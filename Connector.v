==> flow/design.v <==
module Connector#(parameter N=10)(
	input clk,reset,
	input ps2d,ps2c,
	output HSYNC,VSYNC,
	output [3:0]RGB
);
	 wire [7:0] in;  
	 wire key_en;  
	 reg [3:0] rgb_reg; 
	 wire [9:0] pix_x,pix_y;
	 wire video_on;
	 wire [3:0] pos_x,pos_y;
	 wire [3:0] b_x1, b_y1,b_x2,b_y2;
	 wire [N:0] row1,row2,row3,row4,row5,row6,row7,row8,row9,row10;
	VGA_sync vgasync(.clk(clk),.reset(reset),.hsync(HSYNC),.vsync(VSYNC),
		.pixel_x(pix_x), .pixel_y(pix_y),.video_on(video_on),.x(pos_x),.y(pos_y));
	game_controller game(.clk(clk),.reset(reset),.in(in),.ball_x1_o(b_x1),.ball_y1_o(b_y1),
			.ball_x2_o(b_x2),.ball_y2_o(b_y2),
			.out1(row1),
			.out2(row2),
			.out3(row3),
			.out4(row4),
			.out5(row5),
			.out6(row6),
			.out7(row7),
			.out8(row8),
			.out9(row9),
			.out10(row10),
			.key_en(key_en)
			);
	ps2_keyboard ps2(.clk(clk),.reset(reset),.ps2d(ps2d),.ps2c(ps2c),.rx_en(key_en),
		.dout(in));
	vga_RGB vga_rgb(.clk(clk),.reset(reset),.pix_x(pix_x), .pix_y(pix_y), .pos_x(pos_x), .pos_y(pos_y), .b_x1(b_x1), .b_y1(b_y1), 
			.b_x2(b_x2), .b_y2(b_y2), 
			.row1(row1),
			.row2(row2),
			.row3(row3),
			.row4(row4),
			.row5(row5),
			.row6(row6),
			.row7(row7),
			.row8(row8),
			.row9(row9),
			.row10(row10),
			.RGB(RGB) );
endmodule
`timescale 1ns / 1ps
module VGA_sync(input wire clk, reset,
	output wire hsync,vsync, video_on,
	output wire[9:0] pixel_x,pixel_y,
	output wire [3:0] x,y
    );
	 localparam HD = 640; 
	 localparam HF = 48 ; 
    localparam HB = 16 ; 
	 localparam HR = 96 ; 
	 localparam VD = 480; 
	 localparam VF = 10; 
	 localparam VB = 33; 
	 localparam VR = 2;
	 reg mod2_reg;
	 wire mod2_next;
	 reg [9:0] h_count_reg,h_count_next,v_count_reg,v_count_next;
	 reg v_sync_reg,h_sync_reg;
	 wire v_sync_next,h_sync_next;
	 wire h_end,v_end,pixel_tick;
	 reg [2:0] rgb_reg;
	 always@(posedge clk)
		 if(reset)
		 begin
			mod2_reg<=1'b0;
			h_count_reg<=0;
			v_count_reg<=0;
			h_sync_reg<=1'b0;
			v_sync_reg<=1'b0;
		 end
		 else 
		 begin
			mod2_reg<=mod2_next;
			h_count_reg<=h_count_next;
			v_count_reg<=v_count_next;
			h_sync_reg<=h_sync_next;
			v_sync_reg<=v_sync_next;
		 end
	 assign mod2_next=~mod2_reg;
	 assign pixel_tick=mod2_reg;
	 assign h_end=(h_count_reg==(HD+HF+HB+HR-1));
	 assign v_end=(v_count_reg==(VD+VF+VB+VR-1));
	 always@*
	 if(pixel_tick)
		if(h_end)
			h_count_next=0;
		else 
			h_count_next=h_count_reg+1;
	 else
		h_count_next=h_count_reg;
	 always@*
	 if(pixel_tick && h_end)
		if(v_end)
			v_count_next=0;
		else 
			v_count_next=v_count_reg+1;
	 else
		v_count_next=v_count_reg;
	assign h_sync_next = (h_count_reg>=(HD+HB) && h_count_reg<=(HD+HB+HR-1));
	assign v_sync_next = (v_count_reg>=(VD+VB) && v_count_reg<=(VD+VB+VR-1));
	assign video_on = (h_count_reg<HD) && (v_count_reg<VD);
	assign hsync = ~h_sync_reg;
	assign vsync = ~v_sync_reg;
	assign pixel_x = h_count_reg;
	assign pixel_y = v_count_reg;
	assign x=(h_count_reg>=160)? (h_count_reg-160)/32-1 :0;	
	assign y=(v_count_reg>=80)? (v_count_reg-80)/32-1: 0;
endmodule
`timescale 1ns / 1ps
module game_controller#(parameter N=10)(
	input [7:0] in,
	input clk,reset,
	output [3:0] ball_x1_o, ball_y1_o,ball_x2_o,ball_y2_o,
	output [N-1:0] out1,out2,out3,out4,out5,out6,out7,out8,out9,out10,
	output key_en
    );
	 reg [N-1:0] maze [N-1:0];
	 reg [3:0] ball_x1=0;
	 reg [3:0] ball_y1=0;
	 reg [3:0] ball_x2=9;
	 reg [3:0] ball_y2=9;
	 reg [25:0] clk_count;
	 wire c_end;
	 wire led1,led2,led3,led4;
	 assign c_end=(clk_count==26'd6_750_000);
	 assign led1 = (ball_x1<4'd9) ? maze[ball_y1][ball_x1+4'b1]:1;
	 assign led2 =(ball_x1>4'd0)? maze[ball_y1][ball_x1-4'b1]:1;
	 assign led3 = (ball_y1<4'd9) ? maze[ball_y1+4'b1][ball_x1]:1;
	 assign led4 = (ball_y1>4'd0) ? maze[ball_y1-4'b1][ball_x1]:1;
	 wire right,left,down,up;
	 assign right = (ball_x2<4'd9) ? maze[ball_y2][ball_x2+4'b1]:1;
	 assign left =(ball_x2>4'd0)? maze[ball_y2][ball_x2-4'b1]:1;
	 assign down = (ball_y2<4'd9) ? maze[ball_y2+4'b1][ball_x2]:1;
	 assign up = (ball_y2>4'd0) ? maze[ball_y2-4'b1][ball_x2]:1;
	 assign out1=maze[0];
	 assign out2=maze[1];
	 assign out3=maze[2];
	 assign out4=maze[3];
	 assign out5=maze[4];
	 assign out6=maze[5];
	 assign out7=maze[6];
	 assign out8=maze[7];
	 assign out9=maze[8];
	 assign out10=maze[9];
	 always@(posedge clk)
	 begin
		begin
			clk_count<=clk_count+1;
			if(c_end)
			begin
				clk_count<=0;
			end
		end
	end 
	 assign ball_x1_o[3:0]=ball_x1[3:0];
	 assign ball_y1_o[3:0]=ball_y1[3:0];
	 assign ball_x2_o[3:0]=ball_x2[3:0];
	 assign ball_y2_o[3:0]=ball_y2[3:0];
	 initial begin
		 maze[0]=10'b0010101010;
		 maze[1]=10'b0000100010;
		 maze[2]=10'b1110101010;
		 maze[3]=10'b1000101110;
		 maze[4]=10'b0011101000;
		 maze[5]=10'b0000000010;
		 maze[6]=10'b1111110010;
		 maze[7]=10'b0001000110;
		 maze[8]=10'b0101010010;
		 maze[9]=10'b0100010000;
	 end
	assign key_en=c_end;	
	 always@(posedge clk)
	 begin
		if(reset)
			begin
				ball_x1=0;
				ball_y1=0;
				ball_x2=9;
				ball_y2=9;
			end
		else  
			begin
			if(in==8'h72)begin
				if(!led3)
				begin
					ball_y1=ball_y1+4'b0001;	 
				end
			end
			else if(in==8'h75)begin
					if(!led4) begin
						ball_y1=ball_y1-4'b0001; 
					end
			end
			else if(in==8'h74)begin
					if(!led1) begin
						ball_x1=ball_x1+4'b0001; 
					end
			end
			else if(in==8'h6B)begin
					if(!led2) begin
						ball_x1=ball_x1-4'b0001;	 
					end
			end
			else if(in==8'h1B)begin
				if(!down)
				begin
					ball_y2=ball_y2+4'b0001;	 
				end
			end
			else if(in==8'h1D)begin
					if(!up) begin
						ball_y2=ball_y2-4'b0001; 
					end
			end
			else if(in==8'h23)begin
					if(!right) begin
						ball_x2=ball_x2+4'b0001; 
					end
			end
			else if(in==8'h1C)begin
					if(!left) begin
						ball_x2=ball_x2-4'b0001;	 
					end
			end
			else begin ball_x1=ball_x1;
						  ball_y1=ball_y1;
							ball_x2=ball_x2;
						  ball_y2=ball_y2;
			end
		end
	end
endmodule
`timescale 1ns / 1ps
module ps2_keyboard
	(
	input wire clk, reset,
    input wire ps2d, ps2c, rx_en,
    output wire [7:0] dout
   );
   localparam [1:0]
      idle = 2'b00,
      dps  = 2'b01,
      load = 2'b10;
   reg [1:0] state_reg, state_next;
   reg [7:0] filter_reg;
   wire [7:0] filter_next;
   reg f_ps2c_reg;
   wire f_ps2c_next;
   reg [3:0] n_reg, n_next;
   reg [10:0] b_reg, b_next;
   wire fall_edge;
	reg rx_done,rx_done_next;
   always @(posedge clk, posedge reset)
   if (reset)
      begin
         filter_reg <= 0;
         f_ps2c_reg <= 0;
      end
   else
      begin
         filter_reg <= filter_next;
         f_ps2c_reg <= f_ps2c_next;
      end
   assign filter_next = {ps2c, filter_reg[7:1]};
   assign f_ps2c_next = (filter_reg==8'b11111111) ? 1'b1 :
                        (filter_reg==8'b00000000) ? 1'b0 :
                         f_ps2c_reg;
   assign fall_edge = f_ps2c_reg & ~f_ps2c_next;
   always @(posedge clk, posedge reset)
      if (reset)
         begin
            state_reg <= idle;
            n_reg <= 0;
            b_reg <= 0;
         end
		else if(rx_done)
			begin
				b_reg <= 0;
				rx_done_next <= 0;
			end
      else
         begin
            state_reg <= state_next;
            n_reg <= n_next;
            b_reg <= b_next;
         end
   always @*
   begin
      state_next = state_reg;
      n_next = n_reg;
      b_next = b_reg;
      case (state_reg)
         idle:
            if (fall_edge)
               begin
                  b_next = {ps2d, b_reg[10:1]};
                  n_next = 4'b1001;
                  state_next = dps;
               end
         dps:  
            if (fall_edge)
               begin
                  b_next = {ps2d, b_reg[10:1]};
                  if (n_reg==0)
                     state_next = load;
                  else
                     n_next = n_reg - 1;
               end
         load: 
            begin
               state_next = idle;
            end
      endcase
   end
	reg [7:0] data;
	always@(posedge clk)
		if(rx_en)
		begin
			data<=b_reg[8:1];
			rx_done<=1'b1;
		end
		else
		begin
			data<=8'b00000000;
			rx_done<=rx_done_next;
		end
   assign dout = data;  
endmodule
`timescale 1ns / 1ps
module vga_RGB#(parameter N=10)(
	input clk,reset,
	input wire [9:0] pix_x,pix_y,
	input wire [3:0] pos_x,pos_y,
	input wire [3:0] b_x1, b_y1,b_x2,b_y2,
	input wire [N:0] row1,row2,row3,row4,row5,row6,row7,row8,row9,row10,
	output wire [3:0] RGB
    );
	 reg [3:0] rgb_reg;
	 wire R_WON,B_WON;
	 assign R_WON= ((b_x1==9) && (b_y1==9));
	 assign B_WON= ((b_x2==0) && (b_y2==0));
		always@(posedge clk)
		if(reset)
		begin
			rgb_reg<=0;
		end
		else
		begin
			if(pix_x>=192 && pix_x<=512 && pix_y>=80 && pix_y<=432)
			begin
				if(pos_x==0 && pos_y==0)
					if(pos_x==b_x2 && pos_y==b_y2)
						rgb_reg<=3'b100;
					else
						rgb_reg<=3'b001;
				else if(pos_x==9 && pos_y==9)
					if(pos_x==b_x1 && pos_y==b_y1)
						rgb_reg<=3'b001;
					else
						rgb_reg<=3'b100; 
				else if(R_WON)
						rgb_reg<=3'b001;
				else if(B_WON)
						rgb_reg<=3'b100;
				else begin
					case(pos_y)
						4'b0000:
							begin
							if( pos_y==b_y1 && pos_x==b_x1)
								rgb_reg<=3'b001;
							else if( pos_y==b_y2 && pos_x==b_x2)
								rgb_reg<=3'b100;
							else
							begin
								if(row1[pos_x]==0 )
									rgb_reg<=3'b101;
								else
									rgb_reg<=3'b011;
							end
							end
						4'b0001:
							begin
							if( pos_y==b_y1 && pos_x==b_x1)
								rgb_reg<=3'b001;
							else if( pos_y==b_y2 && pos_x==b_x2)
								rgb_reg<=3'b100;
							else
							begin
								if(row2[pos_x]==0 )
									rgb_reg<=3'b101;
								else
									rgb_reg<=3'b011;
							end
							end
						4'b0010:
							begin
							if( pos_y==b_y1 && pos_x==b_x1)
								rgb_reg<=3'b001;
							else if( pos_y==b_y2 && pos_x==b_x2)
								rgb_reg<=3'b100;
							else
							begin
								if(row3[pos_x]==0 )
									rgb_reg<=3'b101;
								else
									rgb_reg<=3'b011;
							end
							end
						4'b0011:
							begin
							if( pos_y==b_y1 && pos_x==b_x1)
								rgb_reg<=3'b001;
							else if( pos_y==b_y2 && pos_x==b_x2)
								rgb_reg<=3'b100;
							else
							begin
								if(row4[pos_x]==0 )
									rgb_reg<=3'b101;
								else
									rgb_reg<=3'b011;
							end
							end
						4'b0100:
							begin
							if( pos_y==b_y1 && pos_x==b_x1)
								rgb_reg<=3'b001;
							else if( pos_y==b_y2 && pos_x==b_x2)
								rgb_reg<=3'b100;
							else
							begin
								if(row5[pos_x]==0 )
									rgb_reg<=3'b101;
								else
									rgb_reg<=3'b011;
							end
							end
						4'b0101:
							begin
							if( pos_y==b_y1 && pos_x==b_x1)
								rgb_reg<=3'b001;
							else if( pos_y==b_y2 && pos_x==b_x2)
								rgb_reg<=3'b100;
							else
							begin
								if(row6[pos_x]==0 )
									rgb_reg<=3'b101;
								else
									rgb_reg<=3'b011;
							end
							end
						4'b0110:
							begin
							if( pos_y==b_y1 && pos_x==b_x1)
								rgb_reg<=3'b001;
							else if( pos_y==b_y2 && pos_x==b_x2)
								rgb_reg<=3'b100;
							else
							begin
								if(row7[pos_x]==0 )
									rgb_reg<=3'b101;
								else
									rgb_reg<=3'b011;
							end
							end
						4'b0111:
							begin
							if( pos_y==b_y1 && pos_x==b_x1)
								rgb_reg<=3'b001;
							else if( pos_y==b_y2 && pos_x==b_x2)
								rgb_reg<=3'b100;
							else
							begin
								if(row8[pos_x]==0 )
									rgb_reg<=3'b101;
								else
									rgb_reg<=3'b011;
							end
							end
						4'b1000:
							begin
							if( pos_y==b_y1 && pos_x==b_x1)
								rgb_reg<=3'b001;
							else if( pos_y==b_y2 && pos_x==b_x2)
								rgb_reg<=3'b100;
							else
							begin
								if(row9[pos_x]==0 )
									rgb_reg<=3'b101;
								else
									rgb_reg<=3'b011;
							end
							end
						4'b1001:
							begin
							if( pos_y==b_y1 && pos_x==b_x1)
								rgb_reg<=3'b001;
							else if( pos_y==b_y2 && pos_x==b_x2)
								rgb_reg<=3'b100;
							else
							begin
								if(row10[pos_x]==0 )
									rgb_reg<=3'b101;
								else
									rgb_reg<=3'b011;
							end
							end
						endcase
					end
			end
			else
				rgb_reg<=0;
		end
	assign RGB=rgb_reg;
endmodule
# --- From RTL to reports: Connector ---
# What the tools print for Connector, step after step.
# Line numbers count from 1 in the design file above.
# Cell names lack the library's common part.
setup:
  design: "Connector"
  clk_port: "clk"
  cell_library: "sky130hd"
  lib_corner: "tt_025C_1v80"

# --- After elaboration ---
# Yosys after proc, flatten, opt, wreduce and memory -nomap, before mapping. Memory bits, and registers merged into a memory's read port (data or address), are not among the register bits. Print and check cells are not counted.
# Yosys's memory passes give these memory sizes; they may raise the number of words (mostly to a power of two), join words into wider ones and drop unused or constant bits.
bits:
  regBits: 104
  romBits: 144
  memories: 1
  elab_cells: 240
memory_table:
  columns: ["memory", "words", "word_bits", "line", "rtl"]
  rows:
  - ["game.maze", 16, 9, 123, "reg [N-1:0] maze [N-1:0];"]
classes:
  n_addsub: 16
  cmp: 17
  equal: 43
  shift: 18
  muxes: 78
  logic: 13
  reduce_logical: 36
op_table:
  columns: ["op", "n"]
  rows:
  - ["two-way mux 4 bit", 45]
  - ["variable part select 11 x 4 -> 1 bit", 10]
  - ["variable part select 10 x 4 -> 1 bit", 8]
  - ["case mux 4 bit (select 10 bit)", 1]
  - ["two-way mux 3 bit", 12]
  - ["two-way mux 11 bit", 3]
  - ["== test 8 x 7 -> 1 bit with constant B", 4]
  - ["<= comparator 10 bit with constant B", 3]
  - ["subtractor 4 x 1 -> 4 bit with constant B", 7]
  - ["adder 26 x 1 -> 26 bit with constant B", 1]
  - ["== test 26 x 23 -> 1 bit with constant B", 1]
  - ["== test 8 x 5 -> 1 bit with constant B", 3]
  - ["adder 10 x 1 -> 10 bit with constant B", 2]
  - [">= comparator 10 bit with constant B", 2]
  - ["== test 10 bit with constant B", 2]
  - [">= comparator 10 x 8 -> 1 bit with constant B", 2]
  - ["== test 4 bit with constant B", 5]
  - ["logical NOT 4 bit", 5]
  - ["two-way mux 10 bit", 2]
  - ["inequality test 2 bit with constant B", 9]
  - ["adder 4 x 1 -> 4 bit with constant B", 4]
  - ["> comparator 4 x 1 -> 1 bit with constant B", 4]
  - ["== test 4 x 3 -> 1 bit with constant B", 4]
  - ["< comparator 4 bit with constant B", 4]
  - ["== test 4 bit", 4]
  - ["AND reduction 5 bit", 3]
  - ["nonzero test 14 bit", 1]
  - ["logical AND 1 bit", 12]
# Not listed: further kinds 27, cells in them 58.

# --- Logic depth ---
# Depth = most cells in a row (Yosys ltp): at word level without a register or memory, in the mapped netlist without a sequential cell, where the memories' decode and read muxes count.
logic_depth:
  depth_word: 12
  abc_area: 0
  depth_mapped: 15
  mapped_depth_nobuf: 12

# --- Mapped cells and area ---
# Yosys stat after the flow's synthesis: flattened, memories mapped to cells. It holds for the ABC_AREA given above (unset counts as 0); a run with the other value may have another netlist.
# Totals and module areas in this step are rounded.
types:
  columns: ["cell_type", "n", "area_total_um2"]
  rows:
  - ["dfxtp_1", 77, 1.54E+03]
  - ["dfrtp_1", 25, 625.6]
  - ["ha_1", 50, 625.6]
  - ["nor2_1", 113, 424.157]
  - ["mux2i_1", 38, 380.365]
  - ["xnor2_1", 43, 376.611]
  - ["nand2_1", 77, 289.027]
  - ["xor2_1", 33, 289.027]
  - ["nand3_1", 38, 190.182]
  - ["o21ai_0", 35, 175.168]
  - ["a21oi_1", 33, 165.158]
  - ["inv_1", 35, 131.376]
  - ["nand4_1", 17, 106.352]
  - ["nor3_1", 17, 85.082]
  - ["nor2b_1", 13, 81.328]
  - ["a31oi_1", 12, 75.072]
  - ["and2_1", 12, 75.072]
  - ["nor4_1", 12, 75.072]
# Other cell types: 83; their cells: 216.
mapped:
  cells: 896
  mapped_area_um2: 7500
  seqArea_um2: 2200
  ff_cells: 103
# The figures by module come from a second, unflattened synthesis with its own total; it is not the netlist above.
unflattened:
  hier_cells: 1108
  area_unflattened_um2: 9300
# Each row is one instance without its submodules.
modules:
  columns: ["mod", "n_inst", "n_cells", "area_um2", "seq_area_um2"]
  rows:
  - ["game_controller", 1, 607, 4600, 840]
  - ["vga_RGB", 1, 206, 1700, 60]
  - ["VGA_sync", 1, 190, 1600, 460]
  - ["ps2_keyboard", 1, 104, 1300, 830]
  - ["Connector", 1, 1, 3.8, 0.0]

# --- Path before layout ---
# Source: OpenSTA report_checks on the synthesized netlist (no wires, ideal clock, input and output delay 20% of the period each), path of least setup slack; recovery checks are left aside. Register names are those of the netlist, which keeps one name where synthesis merged equal registers.
synth_timing:
  path_kind: "register to register"
  start: "register vgasync.h_count_reg[5]"
  end: "register vga_rgb.rgb_reg[2]"
  clock_period_ns: 2.99
  setup_time_ns: 0.084
  launch_ns: 0.000
  arrival_ns: 2.895
  t_required_ns: 2.906
  setup_slack_ns: 0.011
  path_delay_ns: 2.979
  path_stages: 13
  path_buffers: 0
  period_less_setup_slack_ns: 2.979
# "path_delay_ns" = arrival - input delay + setup time.
# "path_stages": output pins that drive a net of the path, with the launching flip-flop's if there is one; two outputs of one cell count as two.
# "period_less_setup_slack_ns" is the clock period less the worst setup slack; recovery checks do not enter. This is arithmetic on one report: input and output delays are still those of the set period (20% each).
# Between the ends stands the longest chain of elaborated cells between them, by number of cells; it is not shown to be the way that was timed. Of several equally long chains one is given.
# Each line given opens the expression or statement behind the cell; cells for indexed reads and writes are added by Yosys, which also makes memories of some case tables.
# A register here has more assigning lines than the two given.
synth_via:
  path_cell_list: "dfxtp_1 inv_2 ha_1 nor2b_1 nor4_2 inv_1 ha_1 o211ai_1 o211ai_1 a32o_1 nor4_2 a21oi_1 o31ai_2"
  elab_chain_len: 12
  cone_cells: 67
  classes_between: "add/sub: 2; compare: 3; eq/ne: 3; shift: 10; mux: 38; logic: 1; reduce/logical: 10"
synth_rtl:
  columns: ["element", "line", "rtl"]
  rows:
  - ["start, declared", 63, "reg [9:0] h_count_reg,h_count_next,v_count_reg,v_count_next;"]
  - ["start, assigned", 72, "h_count_reg<=0;"]
  - ["start, assigned", 80, "h_count_reg<=h_count_next;"]
  - ["subtractor 9 x 8 -> 9 bit", 112, "assign x=(h_count_reg>=160)? (h_count_reg-160)/32-1 :0;"]
  - ["subtractor 4 x 1 -> 4 bit", 112, null]
  - ["two-way mux 4 bit", 112, null]
  - ["variable part select 11 x 4 -> 1 bit", 507, "if(row10[pos_x]==0 )"]
  - ["two-way mux 3 bit", 507, null]
  - ["two-way mux 4 bit", 503, "else if( pos_y==b_y2 && pos_x==b_x2)"]
  - ["two-way mux 4 bit", 501, "if( pos_y==b_y1 && pos_x==b_x1)"]
  - ["case mux 4 bit (select 10 bit)", 372, "case(pos_y)"]
  - ["two-way mux 4 bit", 369, "else if(B_WON)"]
  - ["two-way mux 4 bit", 367, "else if(R_WON)"]
  - ["two-way mux 4 bit", 362, "else if(pos_x==9 && pos_y==9)"]
  - ["two-way mux 4 bit", 357, "if(pos_x==0 && pos_y==0)"]
  - ["end, assigned", 359, "rgb_reg<=3'b100;"]
  - ["end, assigned", 361, "rgb_reg<=3'b001;"]
  - ["end, declared", 344, "reg [3:0] rgb_reg;"]

# --- Path in the finished layout ---
# From the final timing report of stored run 1: the path of least setup slack in the routed layout; clock arrival at registers is part of the times.
layout_timing:
  path_kind: "register to register"
  start: "register vgasync.h_count_reg[6]"
  end: "register vga_rgb.rgb_reg[2]"
  clock_period_ns: 3.78
  setup_time_ns: 0.07
  launch_ns: 0.35
  arrival_ns: 3.72
  t_required_ns: 4.07
  setup_slack_ns: 0.35
  path_stages: 13
  path_buffers: 0
# Between the ends stands the longest chain of elaborated cells between them, by number of cells; it is not shown to be the way that was timed. Of several equally long chains one is given.
# A register here has more assigning lines than the two given.
layout_via:
  path_cell_list: "dfxtp_1 inv_1 ha_1 nor2b_1 nor4_4 inv_1 ha_1 o211ai_1 o211ai_1 a32o_1 nor4_2 a21oi_1 o31ai_2"
  elab_chain_len: 12
  cone_cells: 67
  classes_between: "add/sub: 2; compare: 3; eq/ne: 3; shift: 10; mux: 38; logic: 1; reduce/logical: 10"
layout_rtl:
  columns: ["element", "line", "rtl"]
  rows:
  - ["start, declared", 63, "reg [9:0] h_count_reg,h_count_next,v_count_reg,v_count_next;"]
  - ["start, assigned", 72, "h_count_reg<=0;"]
  - ["start, assigned", 80, "h_count_reg<=h_count_next;"]
  - ["subtractor 9 x 8 -> 9 bit", 112, "assign x=(h_count_reg>=160)? (h_count_reg-160)/32-1 :0;"]
  - ["subtractor 4 x 1 -> 4 bit", 112, null]
  - ["two-way mux 4 bit", 112, null]
  - ["variable part select 11 x 4 -> 1 bit", 507, "if(row10[pos_x]==0 )"]
  - ["two-way mux 3 bit", 507, null]
  - ["two-way mux 4 bit", 503, "else if( pos_y==b_y2 && pos_x==b_x2)"]
  - ["two-way mux 4 bit", 501, "if( pos_y==b_y1 && pos_x==b_x1)"]
  - ["case mux 4 bit (select 10 bit)", 372, "case(pos_y)"]
  - ["two-way mux 4 bit", 369, "else if(B_WON)"]
  - ["two-way mux 4 bit", 367, "else if(R_WON)"]
  - ["two-way mux 4 bit", 362, "else if(pos_x==9 && pos_y==9)"]
  - ["two-way mux 4 bit", 357, "if(pos_x==0 && pos_y==0)"]
  - ["end, assigned", 359, "rgb_reg<=3'b100;"]
  - ["end, assigned", 361, "rgb_reg<=3'b001;"]
  - ["end, declared", 344, "reg [3:0] rgb_reg;"]

Below are 2 stored runs of the flow (Yosys, OpenROAD; platform sky130hd) on Connector, each with its settings and what was measured, unordered. Constraints: input delay and output delay 20% of the set period each, output load 0.01 pF.
"timing.achieved_period_ns" = clock period - worst setup slack. The figure is calculated, with input and output delays left at 20% of the set period.
"worst_path_time_ns": the worst setup path's part of the clock period (all of it between registers, 20% less for each end at a port) less its slack. A launch clock that arrives late makes it longer, a capture clock that arrives late makes it shorter.
"power_total_uw" rests on the timing tool's default activity at the inputs, not on a simulated workload.
Results are given in rounded form.

--- stored run 1 ---
==> flow/run.sh <==
#!/bin/bash
# the make line also repeats the synthesis and layout settings of config.mk as NAME=value (left out here)
make -C /OpenROAD-flow-scripts/flow DESIGN_CONFIG=/design/flow/config.mk WORK_HOME=/design/flow/orfs CLKGATE_MAP_FILE= finish
==> flow/config.mk <==
export PLATFORM = sky130hd
export DESIGN_NAME = Connector
export DESIGN_NICKNAME = Connector
export VERILOG_FILES = /design/flow/design.v
export SDC_FILE = /design/flow/constraint.sdc
export NUM_CORES = 4
export LEC_CHECK = 0
export ABC_AREA = 0
export CAP_MARGIN = 20
export CORE_ASPECT_RATIO = 1.16
export CORE_MARGIN = 4
export CORE_UTILIZATION = 63
export CTS_CLUSTER_DIAMETER = 114
export GPL_ROUTABILITY_DRIVEN = 0
export GPL_TIMING_DRIVEN = 0
export MAX_ROUTING_LAYER = met4
export PLACE_DENSITY_LB_ADDON = 0.26
export SETUP_SLACK_MARGIN = -0.08
export SLEW_MARGIN = 20
export TNS_END_PERCENT = 35
==> flow/constraint.sdc <==
create_clock -name core_clock -period 3.78 [get_ports {clk}]
set_input_delay 0.7560 -clock core_clock [delete_from_list [all_inputs] [get_ports {clk}]]
set_output_delay 0.7560 -clock core_clock [all_outputs]
set_load 0.01 [all_outputs]

==> results, as YAML <==
results:
  synthArea_um2: 7500
  dieArea_um2: 14000
  power_total_uw: 2100
  total_negative_slack_ns: 0.000
  fin_hold_ws_ns: 0.40
  timing.setup.ws_ns: 0.35
  worst_path_time_ns: 3.43
  timing.worst_path_kind: "register to register"
  stdcell_area_um2: 8100
  timing.achieved_period_ns: 3.433
  post_route_util_pct: 70

--- stored run 2 ---
==> flow/run.sh <==
#!/bin/bash
# the make line also repeats the synthesis and layout settings of config.mk as NAME=value (left out here)
make -C /OpenROAD-flow-scripts/flow DESIGN_CONFIG=/design/flow/config.mk WORK_HOME=/design/flow/orfs CLKGATE_MAP_FILE= finish
==> flow/config.mk <==
export PLATFORM = sky130hd
export DESIGN_NAME = Connector
export DESIGN_NICKNAME = Connector
export VERILOG_FILES = /design/flow/design.v
export SDC_FILE = /design/flow/constraint.sdc
export NUM_CORES = 4
export LEC_CHECK = 0
export ABC_AREA = 0
export CAP_MARGIN = 20
export CELL_PAD_IN_SITES_GLOBAL_PLACEMENT = 3
export CORE_MARGIN = 2
export CORE_UTILIZATION = 61
export PLACE_DENSITY = 0.37
export SETUP_SLACK_MARGIN = 0.89
export SLEW_MARGIN = 10
export TNS_END_PERCENT = 50
==> flow/constraint.sdc <==
create_clock -name core_clock -period 4.29 [get_ports {clk}]
set_input_delay 0.8580 -clock core_clock [delete_from_list [all_inputs] [get_ports {clk}]]
set_output_delay 0.8580 -clock core_clock [all_outputs]
set_load 0.01 [all_outputs]

==> results, as YAML <==
outcome: "unfinished; error GPL-0301 in placement"
